==> flow/design.v <==
module drebezg
#(
    parameter		CNT_WIDTH = 16
)
(
    input clk_i,
	input rst_i,
    input sw_i,  
    output reg sw_state_o,  
    output reg sw_down_o,  
    output reg sw_up_o   
);
reg	 [1:0] sw_r;
always @ (posedge rst_i or posedge clk_i)
if (rst_i)
		sw_r   	<= 2'b00;
else
		sw_r    <= {sw_r[0], ~sw_i};
reg [CNT_WIDTH-1:0] sw_count;
wire sw_change_f = (sw_state_o != sw_r[1]);
wire sw_cnt_max = &sw_count;	
always @(posedge rst_i or posedge clk_i)
if (rst_i)
begin
	sw_count <= 0;
	sw_state_o <= 0;
end 
else if(sw_change_f)	
   	begin
		sw_count <= sw_count + 'd1;  
		if(sw_cnt_max) sw_state_o <= ~sw_state_o;  
	end
	else  sw_count <= 0;  
always @(posedge clk_i)
begin
	sw_down_o <= sw_change_f & sw_cnt_max & ~sw_state_o;
	sw_up_o <= sw_change_f & sw_cnt_max &  sw_state_o;
end
endmodule
# [Reports on drebezg]
# The steps from the RTL of drebezg to its reports follow in flow order.
# Line numbers count from 1 in the design file above.
# Cell names lack the library's common part.
# Not given: -
[inputs] top_module="drebezg" clk_port="clk_i" lib="sky130hd" lib_corner="tt_025C_1v80"

# [Word-level counts]
# Source: Yosys, flattened and elaborated, memories not mapped. Widths are those after wreduce. Registers that Yosys merges into a memory's read port (data or address) are not register bits. Print and check cells do not count. Equal cells are merged and count once.
[word_totals] register_bits=21 latch_bits=0 mem_bits_rw=0 mem_bits_ro=0 clocked_rd_ports_x_width=0 memories=0 output_inout_bits=3 elab_cells=15
[op_classes] add_sub_neg=1 n_mul=0 n_div=0 cmp=0 n_eq=1 shift=0 mux=1 n_logic=5 reduce_and_logical=2
[op_table] cell="17-bit AND reduction" n=1
[op_table] cell="16-bit by 1-bit adder with 16-bit output with constant B" n=1
[op_table] cell="16-bit AND reduction" n=1
[op_table] cell="16-bit 2-to-1 mux" n=1
[op_table] cell="1-bit AND" n=3
[op_table] cell="1-bit inverter" n=2
[op_table] cell="1-bit != test" n=1

# [Logic depth]
# Depth = most cells in a row (Yosys ltp): at word level without a register or memory, in the mapped netlist without a sequential cell, where the memories' decode and read muxes count.
[depth] depth_word=3 ABC_AREA=0 depth_mapped=5 mapped_depth_nobuf=5

# [Netlist]
# Source: synth_stat.txt of the flow (Yosys; design flattened, memories mapped). It holds for the ABC_AREA given above (unset counts as 0); a run with the other value may have another netlist.
[by_type] type="dfrtp_1" n=19 type_area_um2=475.456
[by_type] type="xnor2_1" n=9 type_area_um2=78.826
[by_type] type="nor2_1" n=14 type_area_um2=52.55
[by_type] type="xor2_1" n=5 type_area_um2=43.792
[by_type] type="dfxtp_1" n=2 type_area_um2=40.038
[by_type] type="nand3_4" n=2 type_area_um2=35.034
[by_type] type="nand3_1" n=5 type_area_um2=25.024
[by_type] type="nand4_1" n=3 type_area_um2=18.768
[by_type] type="nor4_1" n=3 type_area_um2=18.768
[by_type] type="inv_1" n=4 type_area_um2=15.014
[by_type] type="nand2_1" n=4 type_area_um2=15.014
[by_type] type="nor4b_2" n=1 type_area_um2=15.014
[by_type] type="ha_1" n=1 type_area_um2=12.512
[by_type] type="nor2b_1" n=2 type_area_um2=12.512
[by_type] type="or3_1" n=2 type_area_um2=12.512
[by_type] type="or3_4" n=1 type_area_um2=11.261
[by_type] type="a21oi_1" n=2 type_area_um2=10.01
[by_type] type="nor3_1" n=2 type_area_um2=10.01
# Not listed: further types 6, cells in them 7.
[mapped] stdcells=88 mapped_area_um2=944.7 seq_area_um2=515.5 flip_flops=21 buf_cells=1

# [Timing after synthesis]
# Path of least setup slack by OpenSTA after synthesis, without wires, with an ideal clock, recovery checks aside; 20% of the period is set as input and as output delay. Where synthesis merged equal registers, the netlist keeps one of their names.
[synth_timing] path_kind="register to register" from="register sw_count[3]" to="register sw_count[15]" tclk_ps=2440 t_arrival_ps=1395 required_time_ps=2361 slack_ps=965 path_delay_ps=1474 path_stages=5 path_buffers=0 synth_period_reached_ps=1475
# "path_delay_ps" = arrival - input delay + setup time.
# "path_stages": output pins that drive a net of the path, with the launching flip-flop's if there is one; two outputs of one cell count as two.
# "synth_period_reached_ps" is the clock period less the worst setup slack; recovery checks do not enter. This is arithmetic on one report: input and output delays are still those of the set period (20% each).
# Between the ends stands the longest chain of elaborated cells between them, by number of cells; it is not shown to be the way that was timed. Of several equally long chains one is given.
# Each line given opens the expression or statement behind the cell; cells for indexed reads and writes are added by Yosys, which also makes memories of some case tables.
# At most two assigning lines are given for a register; there are more.
[synth_between] path_cell_list="dfrtp_1 -> nand3_4 -> or3_4 -> or3_1 -> a21oi_1" elab_chain_len=2 cone_cells=2 lines_between=2
[synth_rtl] item="start, declared" line_no=19 source="reg [CNT_WIDTH-1:0] sw_count;"
[synth_rtl] item="start, assigned" line_no=25 source="sw_count <= 0;"
[synth_rtl] item="start, assigned" line_no=30 source="sw_count <= sw_count + 'd1;"
[synth_rtl] item="16-bit by 1-bit adder with 16-bit output" line_no=30
[synth_rtl] item="16-bit 2-to-1 mux" line_no=28 source="else if(sw_change_f)"
[synth_rtl] item="end, assigned" line_no=25
[synth_rtl] item="end, assigned" line_no=30
[synth_rtl] item="end, declared" line_no=19

# [Worst path after layout]
# Path of least setup slack in the final report of run A (OpenROAD, finished layout, wires in). Where an end is a register, its clock arrival counts in the times.
# The path's times are printed in steps of 10 ps; the period is the one set.
[layout_timing] path_kind="register to register" from="register sw_count[3]" to="register sw_count[15]" tclk_ps=1680 t_arrival_ps=1850 required_time_ps=1910 slack_ps=50 path_stages=5 path_buffers=0
# Between the ends stands the longest chain of elaborated cells between them, by number of cells; it is not shown to be the way that was timed. Of several equally long chains one is given.
# At most two assigning lines are given for a register; there are more.
[layout_between] path_cell_list="dfrtp_1 -> nand3_4 -> or3_4 -> or3_1 -> a21oi_1" elab_chain_len=2 cone_cells=2 lines_between=2
[layout_rtl] item="start, declared" line_no=19 source="reg [CNT_WIDTH-1:0] sw_count;"
[layout_rtl] item="start, assigned" line_no=25 source="sw_count <= 0;"
[layout_rtl] item="start, assigned" line_no=30 source="sw_count <= sw_count + 'd1;"
[layout_rtl] item="16-bit by 1-bit adder with 16-bit output" line_no=30
[layout_rtl] item="16-bit 2-to-1 mux" line_no=28 source="else if(sw_change_f)"
[layout_rtl] item="end, assigned" line_no=25
[layout_rtl] item="end, assigned" line_no=30
[layout_rtl] item="end, declared" line_no=19

Memo
Re: implementation data of drebezg

Record of 2 stored runs of the RTL-to-layout flow on drebezg, platform sky130hd. The runs are unordered. Constraints: input delay and output delay 20% of the set period each, output load 0.01 pF.
"worstPathTime_ps" is the time allowed to the run's worst setup path (the clock period less input and output delay, where it has them) less its slack. Clock arrival times count: a late capture clock shortens it, a late launch clock lengthens it.
"worstPathTime_ps" is given in steps of 10 ps.

[flow] run A: files
==> flow/run.sh <==
#!/bin/bash
# the make line also repeats the synthesis and layout settings of config.mk as NAME=value (left out here)
make -C /OpenROAD-flow-scripts/flow DESIGN_CONFIG=/design/flow/config.mk WORK_HOME=/design/flow/orfs CLKGATE_MAP_FILE= finish
==> flow/config.mk <==
export PLATFORM = sky130hd
export DESIGN_NAME = drebezg
export DESIGN_NICKNAME = drebezg
export VERILOG_FILES = /design/flow/design.v
export SDC_FILE = /design/flow/constraint.sdc
export NUM_CORES = 4
export LEC_CHECK = 0
export CAP_MARGIN = 20
export CELL_PAD_IN_SITES_GLOBAL_PLACEMENT = 2
export CORE_MARGIN = 2
export CORE_UTILIZATION = 41
export GPL_TIMING_DRIVEN = 0
export MIN_ROUTING_LAYER = met2
export PLACE_DENSITY_LB_ADDON = 0.2
export SETUP_SLACK_MARGIN = -0.01
export SLEW_MARGIN = 20
==> flow/constraint.sdc <==
create_clock -name core_clock -period 1.68 [get_ports {clk_i}]
set_input_delay 0.3360 -clock core_clock [delete_from_list [all_inputs] [get_ports {clk_i}]]
set_output_delay 0.3360 -clock core_clock [all_outputs]
set_load 0.01 [all_outputs]

[flow] run A: metrics
[metrics] worstSetupSlack_ps = 54
[metrics] die_um2 = 2704.0
[metrics] ys_area_um2 = 944.7
[metrics] worstPathTime_ps = 1630
[metrics] critical_path_kind = register to register
[metrics] timing.setup.tns_ps = 0
[metrics] util_pct = 49.9
[metrics] layout_stdcell_area_um2 = 1093.5

[flow] run B: files
==> flow/run.sh <==
#!/bin/bash
# the make line also repeats the synthesis and layout settings of config.mk as NAME=value (left out here)
make -C /OpenROAD-flow-scripts/flow DESIGN_CONFIG=/design/flow/config.mk WORK_HOME=/design/flow/orfs CLKGATE_MAP_FILE= finish
==> flow/config.mk <==
export PLATFORM = sky130hd
export DESIGN_NAME = drebezg
export DESIGN_NICKNAME = drebezg
export VERILOG_FILES = /design/flow/design.v
export SDC_FILE = /design/flow/constraint.sdc
export NUM_CORES = 4
export LEC_CHECK = 0
export CAP_MARGIN = 20
export CELL_PAD_IN_SITES_DETAIL_PLACEMENT = 1
export CELL_PAD_IN_SITES_GLOBAL_PLACEMENT = 2
export CORE_MARGIN = 2
export CORE_UTILIZATION = 24
export CTS_CLUSTER_DIAMETER = 399
export CTS_CLUSTER_SIZE = 29
export SETUP_SLACK_MARGIN = 0.33
export SLEW_MARGIN = 20
==> flow/constraint.sdc <==
create_clock -name core_clock -period 1.2 [get_ports {clk_i}]
set_input_delay 0.2400 -clock core_clock [delete_from_list [all_inputs] [get_ports {clk_i}]]
set_output_delay 0.2400 -clock core_clock [all_outputs]
set_load 0.01 [all_outputs]

[flow] run B: metrics
[metrics] util_pct = 41.5
[metrics] timing.setup.tns_ps = -2151
[metrics] worstPathTime_ps = 1490
[metrics] critical_path_kind = register to register
[metrics] worstSetupSlack_ps = -292
[metrics] ys_area_um2 = 944.7
[metrics] die_um2 = 4454.2
[metrics] layout_stdcell_area_um2 = 1541.5
